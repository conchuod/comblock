==> flow/design.v <==
module control (
    input clock, reset,
    input newKey,
    input [4:0] keyCode,
    input switch,
    output reg eLED, unlock,
    output reg [3:0] radixVal,
    output reg [15:0] dispVal    
    );
reg [11:0] currentState, nextState;  
wire  continu;
reg counterReset, enable;
localparam  STATE_IDLE       = 12'b0000_0000_0001,  
            STATE_1WRONG     = 12'b0000_0000_0010,  
            STATE_2WRONG     = 12'b0000_0000_0100,  
            STATE_3WRONG     = 12'b0000_0000_1000,  
            STATE_4WRONG     = 12'b0000_0001_0000,  
            STATE_1CORRECT   = 12'b0000_0010_0000,  
            STATE_2CORRECT   = 12'b0000_0100_0000,  
            STATE_3CORRECT   = 12'b0000_1000_0000,  
            STATE_4CORRECT   = 12'b0001_0000_0000,  
            STATE_WAIT_ERROR = 12'b0010_0000_0000,  
            STATE_UNLOCKED   = 12'b0100_0000_0000,  
            STATE_OPEN       = 12'b1000_0000_0000;  
always @ (posedge clock)
begin
    currentState <= nextState;
end
always @ ( * )
begin
    if(reset) nextState = STATE_IDLE;  
    else
    begin
        case (currentState)
            STATE_IDLE:
            begin
                if(newKey==1'b1)
                begin
                    if(keyCode==5'b10001) 
                    begin
                    nextState = STATE_1CORRECT;
                    end
                    else if(keyCode==5'b01100 || keyCode==5'b00100)  
                    begin
                    nextState = STATE_IDLE;
                    end
                    else
                    begin
                    nextState = STATE_1WRONG;  
                    end 
                end
                else
                begin
                nextState = STATE_IDLE;
                end
            end
            STATE_1WRONG:
            begin
                if(newKey==1'b1)
                begin
                    if(keyCode==5'b01100)  
                    begin
                    nextState = STATE_IDLE;
                    end
                    else if(keyCode==5'b00100) 
                    begin
                    nextState = STATE_WAIT_ERROR;
                    end
                    else
                    begin
                    nextState = STATE_2WRONG;
                    end
                end 
                else
                begin
                nextState = STATE_1WRONG;
                end
            end
            STATE_2WRONG:
            begin
                if(newKey==1'b1)
                begin
                    if(keyCode==5'b01100)  
                     begin
                     nextState = STATE_IDLE;
                     end
                     else if(keyCode==5'b00100) 
                     begin
                     nextState = STATE_WAIT_ERROR;
                     end
                     else
                     begin
                     nextState = STATE_3WRONG;
                     end
                end 
                else
                begin
                nextState = STATE_2WRONG;
                end
            end
            STATE_3WRONG:
            begin
                if(newKey==1'b1)
                begin
                    if(keyCode==5'b01100) 
                     begin
                     nextState = STATE_IDLE;
                     end
                     else if(keyCode==5'b00100) 
                     begin
                     nextState = STATE_WAIT_ERROR;
                     end
		     else if(keyCode==5'b01100) 
                     begin
                     nextState = STATE_IDLE;
                     end
                     else
                     begin
                     nextState = STATE_4WRONG;
                     end
                end 
                else
                begin
                nextState = STATE_3WRONG;
                end
            end
            STATE_4WRONG:
            begin
                if(newKey==1'b1)
                begin
                    if(keyCode==5'b01100) 
                     begin
                     nextState = STATE_IDLE;
                     end
                     else if(keyCode==5'b00100) 
                     begin
                     nextState = STATE_WAIT_ERROR;
                     end
                     else
                     begin
                     nextState = STATE_4WRONG;
                     end
                end 
                else
                begin
                nextState = STATE_4WRONG;
                end
            end
            STATE_WAIT_ERROR:
            begin
                if(continu)
                begin
                nextState = STATE_IDLE;
                end
                else
                begin nextState = STATE_WAIT_ERROR;
                end
            end
            STATE_1CORRECT:
            begin
                if(newKey==1'b1)
                begin
                    if(keyCode==5'b10000) 
                    begin
                    nextState = STATE_2CORRECT;
                    end
                    else if(keyCode==5'b01100) 
                    begin
                    nextState = STATE_IDLE;
                    end
                    else if(keyCode==5'b00100) 
                    begin
                    nextState = STATE_WAIT_ERROR;
                    end
                    else
                    begin
                    nextState = STATE_2WRONG;
                    end  
                end
                else
                begin
                nextState = STATE_1CORRECT;
                end
            end
            STATE_2CORRECT:
            begin
                if(newKey==1'b1)
                begin
                    if(keyCode==5'b10001)  
                    begin
                    nextState = STATE_3CORRECT;
                    end
                    else if(keyCode==5'b01100) 
                    begin
                    nextState = STATE_IDLE;
                    end 
                    else if(keyCode==5'b00100) 
                    begin
                    nextState = STATE_WAIT_ERROR;
                    end                   
                    else
                    begin
                    nextState = STATE_3WRONG;
                    end   
                end
                else
                begin
                nextState = STATE_2CORRECT;
                end
            end
            STATE_3CORRECT:
            begin
                if(newKey==1'b1)
                begin
                    if(keyCode==5'b10000) 
                    begin
                    nextState = STATE_4CORRECT;
                    end
                    else if(keyCode==5'b01100) 
                    begin
                    nextState = STATE_IDLE;
                    end  
                    else if(keyCode==5'b00100) 
                    begin
                    nextState = STATE_WAIT_ERROR;
                    end                  
                    else
                    begin
                    nextState = STATE_4WRONG;
                    end   
                end
                else
                begin
                nextState = STATE_3CORRECT;
                end
            end
            STATE_4CORRECT:
            begin
                if(newKey==1'b1)
                begin
                     if(keyCode==5'b00100) 
                     begin
                     nextState = STATE_UNLOCKED;
                     end
                     else if(keyCode==5'b01100) 
                     begin
                     nextState = STATE_IDLE;
                     end
                     else
                     begin
                     nextState = STATE_4CORRECT; 
                     end
                 end
                 else
                 begin
                 nextState = STATE_4CORRECT;
                 end
            end
            STATE_UNLOCKED:
            begin
                if(~switch)
                begin
                nextState = STATE_OPEN;
                end
                else if(continu)
                begin
                nextState = STATE_IDLE;
                end
                else
                begin
                nextState = STATE_UNLOCKED;
                end
            end
            STATE_OPEN:
            begin
                if(switch)
                begin
                nextState = STATE_IDLE;
                end
                else
                begin
                nextState = STATE_OPEN;
                end
            end
            default:
            begin
                nextState = STATE_IDLE;  
            end     
        endcase
    end
end
always @ (currentState)
begin
    if(currentState==STATE_IDLE)  
    begin
        dispVal = 16'b1111_1111_1111_1111;
        radixVal = 4'b0000;
        eLED = 1'b0;
        unlock = 1'b0;
        counterReset = 1'b1;
    end
    else if(currentState==STATE_1WRONG || currentState==STATE_1CORRECT)  
    begin
        dispVal = 16'b1111_1111_1111_0001;
        radixVal = 4'b1111;
        eLED = 1'b0;
        unlock = 1'b0;
        counterReset = 1'b0;
    end
    else if(currentState==STATE_2WRONG || currentState==STATE_2CORRECT)  
    begin
        dispVal = 16'b1111_1111_0001_0001;
        radixVal = 4'b1111;
        eLED = 1'b0;
        unlock = 1'b0;
        counterReset = 1'b0;
    end
    else if(currentState==STATE_3WRONG || currentState==STATE_3CORRECT)  
    begin
        dispVal = 16'b1111_0001_0001_0001;
        radixVal = 4'b1111;
        eLED = 1'b0;
        unlock = 1'b0;
        counterReset = 1'b0;
    end
    else if(currentState==STATE_4WRONG || currentState==STATE_4CORRECT)  
        begin
            dispVal = 16'b0001_0001_0001_0001;
            radixVal = 4'b1111;
            eLED = 1'b0;
            unlock = 1'b0;
            counterReset = 1'b0;
        end
    else if(currentState==STATE_WAIT_ERROR)
    begin
        dispVal = 16'b0101_0011_0110_0111;  
        radixVal = 4'b1111;
        eLED = 1'b1;
        unlock = 1'b0;
        counterReset = 1'b0;
    end
    else if(currentState==STATE_UNLOCKED)
    begin
        dispVal = 16'b0010_0011_0100_0100;  
        radixVal = 4'b1111;
        eLED = 1'b0;
        unlock = 1'b1;
        counterReset = 1'b0;
    end
    else if(currentState==STATE_OPEN)
    begin
        dispVal = 16'b0000_0010_1001_1000;  
        radixVal = 4'b1111;
        eLED = 1'b0;
        unlock = 1'b0;
        counterReset = 1'b0;
    end
    else
    begin
        dispVal = 16'b1111_1111_1111_1111;  
        radixVal = 4'b0000;
        eLED = 1'b0;
        unlock = 1'b0;
        counterReset = 1'b0;
    end
end
always @ (unlock, eLED)
begin
    if(eLED == 1'b1 || unlock == 1'b1)
       begin
       enable = 1'b1;
       end
    else
      begin
      enable = 1'b0;
      end
end
    pulseGenerator delay5sec1 (.clock(clock),        
                              .run(enable),          
                              .reset(reset),       
                              .pulse(continu),      
                              .counterReset(counterReset)
                              );
endmodule
module pulseGenerator(
	input clock,
	input reset,
	input run,
	input counterReset,
	output reg pulse
	);
reg [25:0] count;
reg [25:0] countNext;
always @ (posedge clock)
begin
    count <= countNext;
end
always @ (*)
begin
    if(reset || counterReset)  
    begin 
        countNext = 25'd0;
        pulse = 1'b0;
    end
    else if(run)
    begin
        if (count == 25'd24_999_999)
        begin
            countNext = 25'b0;
            pulse = 1'b1;
        end
        else
        begin
            countNext = count + 1'b1;
            pulse = 25'b0;
        end
    end
    else
    begin
        countNext = count;
        pulse = 1'b0;
    end
end
endmodule
# Step by step through the tools: control
# Tool output for the design above, in the order of the flow.
# Line numbers count from 1 in the design file above.
# Library cell names are shortened.
# Not given: n/a
[design]
top = "control"
clk_port = "clock"
cell_library = "sky130hd"
lib_corner = "tt_025C_1v80"

# Word level
# Counts by Yosys on the flattened word-level netlist (proc, flatten, opt, wreduce; memories kept). Register bits leave out memories and registers merged into their read ports (data or address); mux counts leave out enables and synchronous resets folded into registers. Print and check cells are left out. Cells with the same type and inputs are merged into one.
[word_totals]
clocked_rd_ports_x_width = 0
mem_count = 0
input_bits = 9
output_inout_bits = 22
ramBits = 0
ff_bits = 38
latchBits = 0
mem_bits_ro = 0
wordCells = 89
[classes]
n_mul = 0
n_cmp = 0
n_logic = 0
reduce_logical = 7
addsub = 1
div_mod_pow = 0
n_shift = 0
muxes = 62
eq_ne = 17
[op_table]
columns = ["op", "count"]
rows = [
  ["parallel mux 12 bit (select 12 bit)", 1],
  ["2-to-1 mux 10 bit", 13],
  ["2-to-1 mux 16 bit", 8],
  ["2-to-1 mux 12 bit", 6],
  ["2-to-1 mux 11 bit", 3],
  ["2-to-1 mux 4 bit", 8],
  ["adder 26 x 1 -> 26 bit with constant B", 1],
  ["== test 26 x 25 -> 1 bit with constant B", 1],
  ["2-to-1 mux 26 bit", 1],
  ["2-to-1 mux 1 bit", 18],
  ["== test 12 x 1 -> 1 bit with constant B", 1],
  ["== test 12 x 10 -> 1 bit with constant B", 1],
  ["== test 12 x 11 -> 1 bit with constant B", 1],
  ["== test 12 bit with constant B", 1],
  ["== test 12 x 2 -> 1 bit with constant B", 1],
  ["== test 12 x 3 -> 1 bit with constant B", 1],
  ["== test 12 x 4 -> 1 bit with constant B", 1],
  ["== test 12 x 5 -> 1 bit with constant B", 1],
  ["== test 12 x 6 -> 1 bit with constant B", 1],
  ["== test 12 x 7 -> 1 bit with constant B", 1],
  ["== test 12 x 8 -> 1 bit with constant B", 1],
  ["== test 12 x 9 -> 1 bit with constant B", 1],
  ["2-to-1 mux 6 bit", 2],
  ["== test 5 bit with constant B", 2],
  ["2-to-1 mux 9 bit", 1],
  ["logical OR 1 bit", 7],
  ["== test 5 x 3 -> 1 bit with constant B", 1],
  ["== test 5 x 4 -> 1 bit with constant B", 1],
  ["2-to-1 mux 2 bit", 1],
]

# Logic depth
# Depth = most cells in a row (Yosys ltp): at word level without a register or memory, in the mapped netlist without a sequential cell, where the memories' decode and read muxes count.
[depth]
ltp_word = 15
abc_area = 1
mapped_depth = 11
ltp_nobuf = 10

# After synthesis
# Source: synth_stat.txt of the flow (Yosys; design flattened, memories mapped). It holds for the ABC_AREA given above (unset counts as 0); a run with the other value may have another netlist.
# The area totals of this step are shown rounded.
[synth_totals]
sequential_area_um2 = 760.7
ff_cells = 38
synth_area_um2 = 2273
cell_count = 360
n_buf = 10
[by_type]
columns = ["cell_type", "count", "type_area_um2"]
rows = [
  ["dfxtp_1", 38, 760.73],
  ["nand2_1", 85, 319.056],
  ["nor2_1", 65, 243.984],
  ["inv_1", 43, 161.405],
  ["nand3_1", 24, 120.115],
  ["o21ai_0", 19, 95.091],
  ["a21oi_1", 18, 90.086],
  ["nor3_1", 13, 65.062],
  ["nand4_1", 7, 43.792],
  ["buf_4", 5, 37.536],
  ["nand3b_1", 5, 37.536],
  ["nand2_4", 3, 33.782],
  ["nor2_4", 3, 33.782],
  ["nor2_2", 5, 31.28],
  ["buf_6", 2, 22.522],
  ["o22ai_1", 3, 18.768],
  ["or2_0", 3, 18.768],
  ["nand3_4", 1, 17.517],
]
# Not listed: further types 12, cells in them 18.

# Path before layout
# Source: OpenSTA report_checks on the synthesized netlist (no wires, ideal clock, input and output delay 20% of the period each), path of least setup slack; recovery checks are left aside. Register names are those of the netlist, which keeps one name where synthesis merged equal registers.
[synth_path]
kind = "register -> output"
from = "register currentState"
to = "output dispVal[5]"
period_ns = 3.59
t_required_ns = 2.872
slack_ns = 1.792
out_delay_ns = 0.718
path_buffers = 0
t_first_pin_ns = 0.000
delay_ns = 1.080
driving_pins = 6
arrival_ns = 1.080
synth_period_reached_ns = 1.798
# "delay_ns" is the arrival time less input delay plus setup time.
# At an output port there is no setup time.
# "driving_pins" counts driving pins, that of a launching flip-flop among them; a cell with two outputs on the path counts twice.
# "synth_period_reached_ns" is the clock period less the worst setup slack; recovery checks do not enter. This is arithmetic on one report: input and output delays are still those of the set period (20% each).
# An end named without its bit number is one bit of that signal or, where synthesis recoded a state register, one of its new flip-flops.
[synth_between]
path_cell_list = "dfxtp_1 -> nor2_2 -> nand2_1 -> nor2_1 -> inv_1 -> o21ai_0"
[synth_rtl]
columns = ["element", "line_no", "source"]
rows = [
  ["start, declared", 10, "reg [11:0] currentState, nextState;"],
  ["start, assigned", 27, "currentState <= nextState;"],
  ["end, declared", 8, "output reg [15:0] dispVal"],
]
# Chain of elaborated cells between the ends: none given.

# Worst path after layout
# From the final timing report of stored run 1: the path of least setup slack in the routed layout; clock arrival at registers is part of the times.
[layout_path]
kind = "register -> output"
from = "register currentState"
to = "output radixVal[2]"
slack_ns = -0.03
path_buffers = 2
out_delay_ns = 0.36
t_first_pin_ns = 0.30
period_ns = 1.79
arrival_ns = 1.46
driving_pins = 7
t_required_ns = 1.43
# An end named without its bit number is one bit of that signal or, where synthesis recoded a state register, one of its new flip-flops.
[layout_between]
path_cell_list = "dfxtp_4 -> nor2_4 -> nand4_1 -> o21ai_2 -> inv_2 -> buf_6 -> buf_6"
[layout_rtl]
columns = ["element", "line_no", "source"]
rows = [
  ["start, declared", 10, "reg [11:0] currentState, nextState;"],
  ["start, assigned", 27, "currentState <= nextState;"],
  ["end, declared", 7, "output reg [3:0] radixVal,"],
]
# Chain of elaborated cells between the ends: none given.

Data sheet: physical implementation of control

Module control, platform sky130hd: 2 stored runs of the flow (Yosys, OpenROAD) with differing settings, in no particular order. Input and output delays are each 20% of the period that was set; the output load is 0.01 pF.
"period_less_ws_ns": clock period set for the run, less the worst setup slack. It is reckoned from that one timing run; input and output delays stay at 20% of the period that was set.
"timing.worst_path_ns": the worst setup path's part of the clock period (all of it between registers, 20% less for each end at a port) less its slack. A launch clock that arrives late makes it longer, a capture clock that arrives late makes it shorter.
"totalPower_uw": no workload was simulated; the value follows from the tool's default switching activity.
The measured numbers are rounded.

# stored run 1
==> flow/run.sh <==
#!/bin/bash
# the make line also repeats the synthesis and layout settings of config.mk as NAME=value (left out here)
make -C /OpenROAD-flow-scripts/flow DESIGN_CONFIG=/design/flow/config.mk WORK_HOME=/design/flow/orfs CLKGATE_MAP_FILE= finish
==> flow/config.mk <==
export PLATFORM = sky130hd
export DESIGN_NAME = control
export DESIGN_NICKNAME = control
export VERILOG_FILES = /design/flow/design.v
export SDC_FILE = /design/flow/constraint.sdc
export NUM_CORES = 4
export LEC_CHECK = 0
export ABC_AREA = 1
export CAP_MARGIN = 10
export CELL_PAD_IN_SITES_DETAIL_PLACEMENT = 0
export CORE_MARGIN = 7
export CORE_UTILIZATION = 36
export CTS_CLUSTER_DIAMETER = 397
export CTS_CLUSTER_SIZE = 33
export GPL_TIMING_DRIVEN = 0
export HOLD_SLACK_MARGIN = 0.24
export MAX_ROUTING_LAYER = met4
export MIN_ROUTING_LAYER = met1
export PLACE_DENSITY_LB_ADDON = 0.03
export SLEW_MARGIN = 20
==> flow/constraint.sdc <==
create_clock -name core_clock -period 1.79 [get_ports {clock}]
set_input_delay 0.3580 -clock core_clock [delete_from_list [all_inputs] [get_ports {clock}]]
set_output_delay 0.3580 -clock core_clock [all_outputs]
set_load 0.01 [all_outputs]

==> stored run 1: results <==
timing.worst_path_ns=1.46
worstPathKind="register -> output"
period_less_ws_ns=1.816
totalPower_uw=1823
finish.stdcell_area_um2=3009
synth_area_um2=2273
die_footprint_um2=8736
util_pct=50.2
timing.hold.ws_ns=0.482
ws_setup_ns=-0.026
final_setup_tns_ns=-0.077

# stored run 2
==> flow/run.sh <==
#!/bin/bash
# the make line also repeats the synthesis and layout settings of config.mk as NAME=value (left out here)
make -C /OpenROAD-flow-scripts/flow DESIGN_CONFIG=/design/flow/config.mk WORK_HOME=/design/flow/orfs CLKGATE_MAP_FILE= finish
==> flow/config.mk <==
export PLATFORM = sky130hd
export DESIGN_NAME = control
export DESIGN_NICKNAME = control
export VERILOG_FILES = /design/flow/design.v
export SDC_FILE = /design/flow/constraint.sdc
export NUM_CORES = 4
export LEC_CHECK = 0
export CAP_MARGIN = 20
export CORE_MARGIN = 2
export CORE_UTILIZATION = 40
export SETUP_SLACK_MARGIN = 0.5
export SLEW_MARGIN = 20
==> flow/constraint.sdc <==
create_clock -name core_clock -period 3.03 [get_ports {clock}]
set_input_delay 0.6060 -clock core_clock [delete_from_list [all_inputs] [get_ports {clock}]]
set_output_delay 0.6060 -clock core_clock [all_outputs]
set_load 0.01 [all_outputs]

==> stored run 2: results <==
timing.worst_path_ns=1.97
worstPathKind="register -> output"
period_less_ws_ns=2.579
totalPower_uw=1069
finish.stdcell_area_um2=2713
synth_area_um2=2058
die_footprint_um2=5735
util_pct=53.8
timing.hold.ws_ns=0.487
ws_setup_ns=0.451
final_setup_tns_ns=0.000
