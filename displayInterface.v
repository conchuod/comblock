==> flow/design.v <==
module displayInterface (
    input [15:0] value,
    input clock, reset,
    input [3:0] point,
    output reg [7:0] segment, 
    output reg [7:0] digit
    );
reg [1:0] countOutput, nextCount;
reg [3:0] rawSeg;
wire [6:0] segSeven;
reg [10:0] enableCountNext, enableCount;
wire enableReg;
reg radixOut;
always @ (posedge clock)
begin
    enableCount <= enableCountNext;
end
always @ (*)
begin
    if(reset) enableCountNext = 11'd0;
    else enableCountNext = enableCount + 1'b1;
end
assign enableReg = (enableCount == 11'd0)? 1'b1 : 1'b0;
always @ (posedge clock)
begin
    countOutput <= nextCount;
end
always @ (*)
begin
    if(reset) nextCount = 2'd0;
    else if (enableReg) nextCount = countOutput +1'b1;
    else nextCount = countOutput;
end
always @ (countOutput)
begin
    case(countOutput)
        2'b00: digit = 8'b11111110;
        2'b01: digit = 8'b11111101;
        2'b10: digit = 8'b11111011;
        2'b11: digit = 8'b11110111;
    endcase
end
always @ (countOutput, value)
begin
    case(countOutput)
        2'b00: rawSeg = value[3:0];
        2'b01: rawSeg = value[7:4];
        2'b10: rawSeg = value[11:8];
        2'b11: rawSeg = value[15:12];
    endcase
end
hex2disp hexSeg(
    .number(rawSeg), 
    .pattern(segSeven)
    );
always @ (countOutput, point)
begin
    case(countOutput)
        2'b00: radixOut = point[0:0];
        2'b01: radixOut = point[1:1]; 
        2'b10: radixOut = point[2:2];
        2'b11: radixOut = point[3:3];
    endcase
end
always @ (*)
begin
segment = {  segSeven[6:0], radixOut };
end
endmodule
module hex2disp (
   input [3:0] number,       
   output reg [6:0] pattern );       
   always @ (number)
      case(number)
         4'h0:  pattern = 7'b0000001;   
         4'h1:  pattern = 7'b1111110;   
         4'h2:  pattern = 7'b0011000;   
         4'h3:  pattern = 7'b0001000;   
         4'h4:  pattern = 7'b0100100;   
         4'h5:  pattern = 7'b0111000;   
         4'h6:  pattern = 7'b1111001;   
         4'h7:  pattern = 7'b1110001;   
         4'h8:  pattern = 7'b0001001;   
         4'h9:  pattern = 7'b0110000;   
	     default: pattern = 7'b1111111;  
      endcase   
endmodule 
* From RTL to reports: displayInterface
Tool output for the design above, in the order of the flow. Lines are those of the file above, counted from 1. Cell names lack the library's common part. A cell with - has no value.
Set-up: design top displayInterface, clock clock, standard-cell library sky130hd, library corner tt_025C_1v80

* Word-level counts
Yosys after proc, flatten, opt, wreduce and memory -nomap, before mapping. Enables and synchronous resets that opt folds into registers are not counted as muxes. Memory bits, and registers merged into a memory's read port (data or address), are not among the register bits. Print and check cells are not counted. Equal cells are merged and count once. Yosys's memory passes give these memory sizes; they may raise the number of words (mostly to a power of two), join words into wider ones and drop unused or constant bits.
Bit counts: bits of input ports 22, memories 1, output and inout bits 16, memory bits (read-only) 112, flip-flop bits (word level) 13, cells after elaboration 14
Cells by class: equal/unequal tests 3, multiplexer cells 4, add/sub/neg operators 2, reductions and logical operators 2
Memories:
- (no name shown) | words 16, width 7, rd ports 1, write ports 0, line 74 | case(number)
Operators with widths (number):
- 8-bit parallel mux with 4-bit select | 1
- 4-bit parallel mux with 4-bit select | 1
- 11-bit by 1-bit adder with 11-bit output (second input constant) | 1
- 11-bit logical NOT | 1
- 2-bit equality test (second input constant) | 2
- 1-bit parallel mux with 4-bit select | 1
- 2-bit by 1-bit adder with 2-bit output (second input constant) | 1
- 2-bit by 1-bit equality test with 1-bit output (second input constant) | 1
- 2-bit logical NOT | 1
- 1-bit two-way mux | 1

* Longest topological paths
Longest topological path by Yosys (ltp), each cell counted once; first at word level (registers and memories cut), then after technology mapping (sequential cells cut; the memories' decode and read muxes count).
Logic depth: word-level depth 2, ABC_AREA 0, depth in mapped cells 9, gate-level depth less buffers 9

* Mapped cells and area
Source: synth_stat.txt of the flow (Yosys; design flattened, memories mapped). It holds for the ABC_AREA given above (unset counts as 0); a run with the other value may have another netlist.
Mapped netlist: mapped cells 118, synthesis area 0.0009697 mm^2, area of sequential cells 0.0002602 mm^2, mapped flip-flops 13, buffers 7
Cell types:
- dfxtp_1 | number 13, area in all 260.25 um^2
- ha_1 | number 10, area in all 125.12 um^2
- nor2_1 | number 17, area in all 63.811 um^2
- xnor2_1 | number 5, area in all 43.792 um^2
- xor2_1 | number 5, area in all 43.792 um^2
- a22oi_1 | number 5, area in all 37.536 um^2
- buf_4 | number 5, area in all 37.536 um^2
- inv_1 | number 10, area in all 37.536 um^2
- a21oi_1 | number 6, area in all 30.029 um^2
- a222oi_1 | number 3, area in all 30.029 um^2
- mux2i_1 | number 3, area in all 30.029 um^2
- mux2_2 | number 2, area in all 22.522 um^2
- nand2_1 | number 6, area in all 22.522 um^2
- nand3_1 | number 4, area in all 20.019 um^2
- nor3_1 | number 4, area in all 20.019 um^2
- mux2_4 | number 1, area in all 15.014 um^2
- nand4_1 | number 2, area in all 12.512 um^2
- nor2b_1 | number 2, area in all 12.512 um^2
Other cell types: 15; their cells: 15. By module: a second synthesis without flattening, with its own total; a netlist apart from the flattened one above.
Second synthesis, totals: cell total of the unflattened synthesis 123, area total of the unflattened synthesis 0.0009935 mm^2
Each row is one instance without its submodules.
Modules:
- displayInterface | instances 1, cells 96, seq. area 0.0002602 mm^2, area 0.0008033 mm^2
- hex2disp | instances 1, cells 27, seq. area 0 mm^2, area 0.0001902 mm^2

* Worst setup path after synthesis
Source: OpenSTA report_checks on the synthesized netlist (no wires, ideal clock, input and output delay 20% of the period each), path of least setup slack; recovery checks are left aside. Register names are those of the netlist, which keeps one name where synthesis merged equal registers.
Timing post-synthesis: path kind reg2out, start point register countOutput[1], end point output port segment[4], slack -118 ps, stages on the path 9, path buffers 0, external output delay 426 ps, data required time 1704 ps, data arrival time 1822 ps, period 2130 ps, delay of the path 1822 ps, launch time at the first pin 0 ps, synthesis period reached 2248 ps
"delay of the path" = arrival - input delay + setup time. At an output port there is no setup time. "stages on the path" counts driving pins, that of a launching flip-flop among them; a cell with two outputs on the path counts twice. "synthesis period reached" = period - worst setup slack (recovery checks aside). The figure is calculated, with input and output delays left at 20% of the set period. The rows between start and end are the longest chain of elaborated cells between them; the timing report does not say that the signal goes this way. Where chains are equally long, one stands for them. A line is the first line of the expression or statement that the cell stems from. Yosys adds cells for indexed reads and writes and turns some case tables into memories. The chain passes a memory read, where the word-level depth is cut; so it can be longer than that depth.
On the way, post-synthesis: cells stage by stage dfxtp_1 > inv_1 > ha_1 > a22oi_1 > nand2_1 > mux2_2 > ha_1 > mux2_2 > a22oi_1, length of the longest elaborated chain 3, elaborated cells on any way between the ends 6, those cells by class eq/ne (3); mux (1); reduce/logical (1); memory (1)
RTL lines, path post-synthesis:
- from (decl) | line 8 | reg [1:0] countOutput, nextCount;
- from (assign) | line 26 | countOutput <= nextCount;
- 2-bit equality test | line 45 | case(countOutput)
- 4-bit parallel mux with 4-bit select | line 45
- memory read 16 x 7 bit | line 74 | case(number)
- to (decl) | line 5 | output reg [7:0] segment,

* Worst path after layout
Path of least setup slack in the final report of flow run 1 (OpenROAD, finished layout, wires in). Where an end is a register, its clock arrival counts in the times. The report prints the path's times to 10 ps; the period is as set.
Timing post-layout: path kind reg2out, start point register countOutput[0], end point output port segment[4], external output delay 320 ps, data required time 1270 ps, path buffers 2, data arrival time 2120 ps, launch time at the first pin 240 ps, slack -840 ps, stages on the path 9, period 1590 ps
The rows between start and end are the longest chain of elaborated cells between them; the timing report does not say that the signal goes this way. Where chains are equally long, one stands for them. The chain passes a memory read, where the word-level depth is cut; so it can be longer than that depth.
On the way, post-layout: cells stage by stage dfxtp_4 > inv_4 > ha_4 > a222oi_1 > a21oi_2 > buf_4 > mux2_4 > a22oi_2 > buf_2, length of the longest elaborated chain 3, elaborated cells on any way between the ends 6, those cells by class eq/ne (3); mux (1); reduce/logical (1); memory (1)
RTL lines, path post-layout:
- from (decl) | line 8 | reg [1:0] countOutput, nextCount;
- from (assign) | line 26 | countOutput <= nextCount;
- 2-bit equality test | line 45 | case(countOutput)
- 4-bit parallel mux with 4-bit select | line 45
- memory read 16 x 7 bit | line 74 | case(number)
- to (decl) | line 5 | output reg [7:0] segment,

Subject: flow runs of displayInterface

Hi,

Module displayInterface, platform sky130hd: 2 stored runs of the flow (Yosys, OpenROAD) with differing settings, in no particular order. Input and output delays are each 20% of the period that was set; the output load is 0.01 pF.
"achieved clock period": clock period set for the run, less the worst setup slack. It is reckoned from that one timing run; input and output delays stay at 20% of the period that was set.
"time on the worst setup path" is the time allowed to the run's worst setup path (the clock period less input and output delay, where it has them) less its slack. Clock arrival times count: a late capture clock shortens it, a late launch clock lengthens it.
"total power of the final layout" is the tool's figure for a default switching activity; nothing was simulated.
"time on the worst setup path" is given in steps of 10 ps.

[flow run 1] flow files
==> flow/run.sh <==
#!/bin/bash
# the make line also repeats the synthesis and layout settings of config.mk as NAME=value (left out here)
make -C /OpenROAD-flow-scripts/flow DESIGN_CONFIG=/design/flow/config.mk WORK_HOME=/design/flow/orfs CLKGATE_MAP_FILE= finish
==> flow/config.mk <==
export PLATFORM = sky130hd
export DESIGN_NAME = displayInterface
export DESIGN_NICKNAME = displayInterface
export VERILOG_FILES = /design/flow/design.v
export SDC_FILE = /design/flow/constraint.sdc
export NUM_CORES = 4
export LEC_CHECK = 0
export CAP_MARGIN = 20
export CORE_ASPECT_RATIO = 1.07
export CORE_MARGIN = 2
export CORE_UTILIZATION = 19
export CTS_CLUSTER_DIAMETER = 31
export GPL_ROUTABILITY_DRIVEN = 0
export GPL_TIMING_DRIVEN = 0
export MAX_ROUTING_LAYER = met5
export PLACE_DENSITY_LB_ADDON = 0.22
export SETUP_SLACK_MARGIN = 0.42
export SLEW_MARGIN = 25
==> flow/constraint.sdc <==
create_clock -name core_clock -period 1.59 [get_ports {clock}]
set_input_delay 0.3180 -clock core_clock [delete_from_list [all_inputs] [get_ports {clock}]]
set_output_delay 0.3180 -clock core_clock [all_outputs]
set_load 0.01 [all_outputs]

[flow run 1] result: utilization after routing 38.5 %; die size 0.0056914 mm^2; time on the worst setup path 2,120 ps; critical path kind reg2out; worst hold slack in the final report 452 ps; achieved clock period 2,433 ps; worst setup slack after layout -843 ps; chip area after synthesis (Yosys) 0.0009697 mm^2; final setup TNS -5,787 ps; total power of the final layout 2,092 uW; standard-cell area after layout 0.0018643 mm^2

[flow run 2] flow files
==> flow/run.sh <==
#!/bin/bash
# the make line also repeats the synthesis and layout settings of config.mk as NAME=value (left out here)
make -C /OpenROAD-flow-scripts/flow DESIGN_CONFIG=/design/flow/config.mk WORK_HOME=/design/flow/orfs CLKGATE_MAP_FILE= finish
==> flow/config.mk <==
export PLATFORM = sky130hd
export DESIGN_NAME = displayInterface
export DESIGN_NICKNAME = displayInterface
export VERILOG_FILES = /design/flow/design.v
export SDC_FILE = /design/flow/constraint.sdc
export NUM_CORES = 4
export LEC_CHECK = 0
export CAP_MARGIN = 20
export CORE_MARGIN = 2
export CORE_UTILIZATION = 40
export SLEW_MARGIN = 20
==> flow/constraint.sdc <==
create_clock -name core_clock -period 4.0 [get_ports {clock}]
set_input_delay 0.8000 -clock core_clock [delete_from_list [all_inputs] [get_ports {clock}]]
set_output_delay 0.8000 -clock core_clock [all_outputs]
set_load 0.01 [all_outputs]

[flow run 2] result: utilization after routing 58.9 %; die size 0.002834 mm^2; time on the worst setup path 2,110 ps; critical path kind in2out; worst hold slack in the final report 484 ps; achieved clock period 3,706 ps; worst setup slack after layout 294 ps; chip area after synthesis (Yosys) 0.0009697 mm^2; final setup TNS 0 ps; total power of the final layout 575.1 uW; standard-cell area after layout 0.0013275 mm^2

Regards
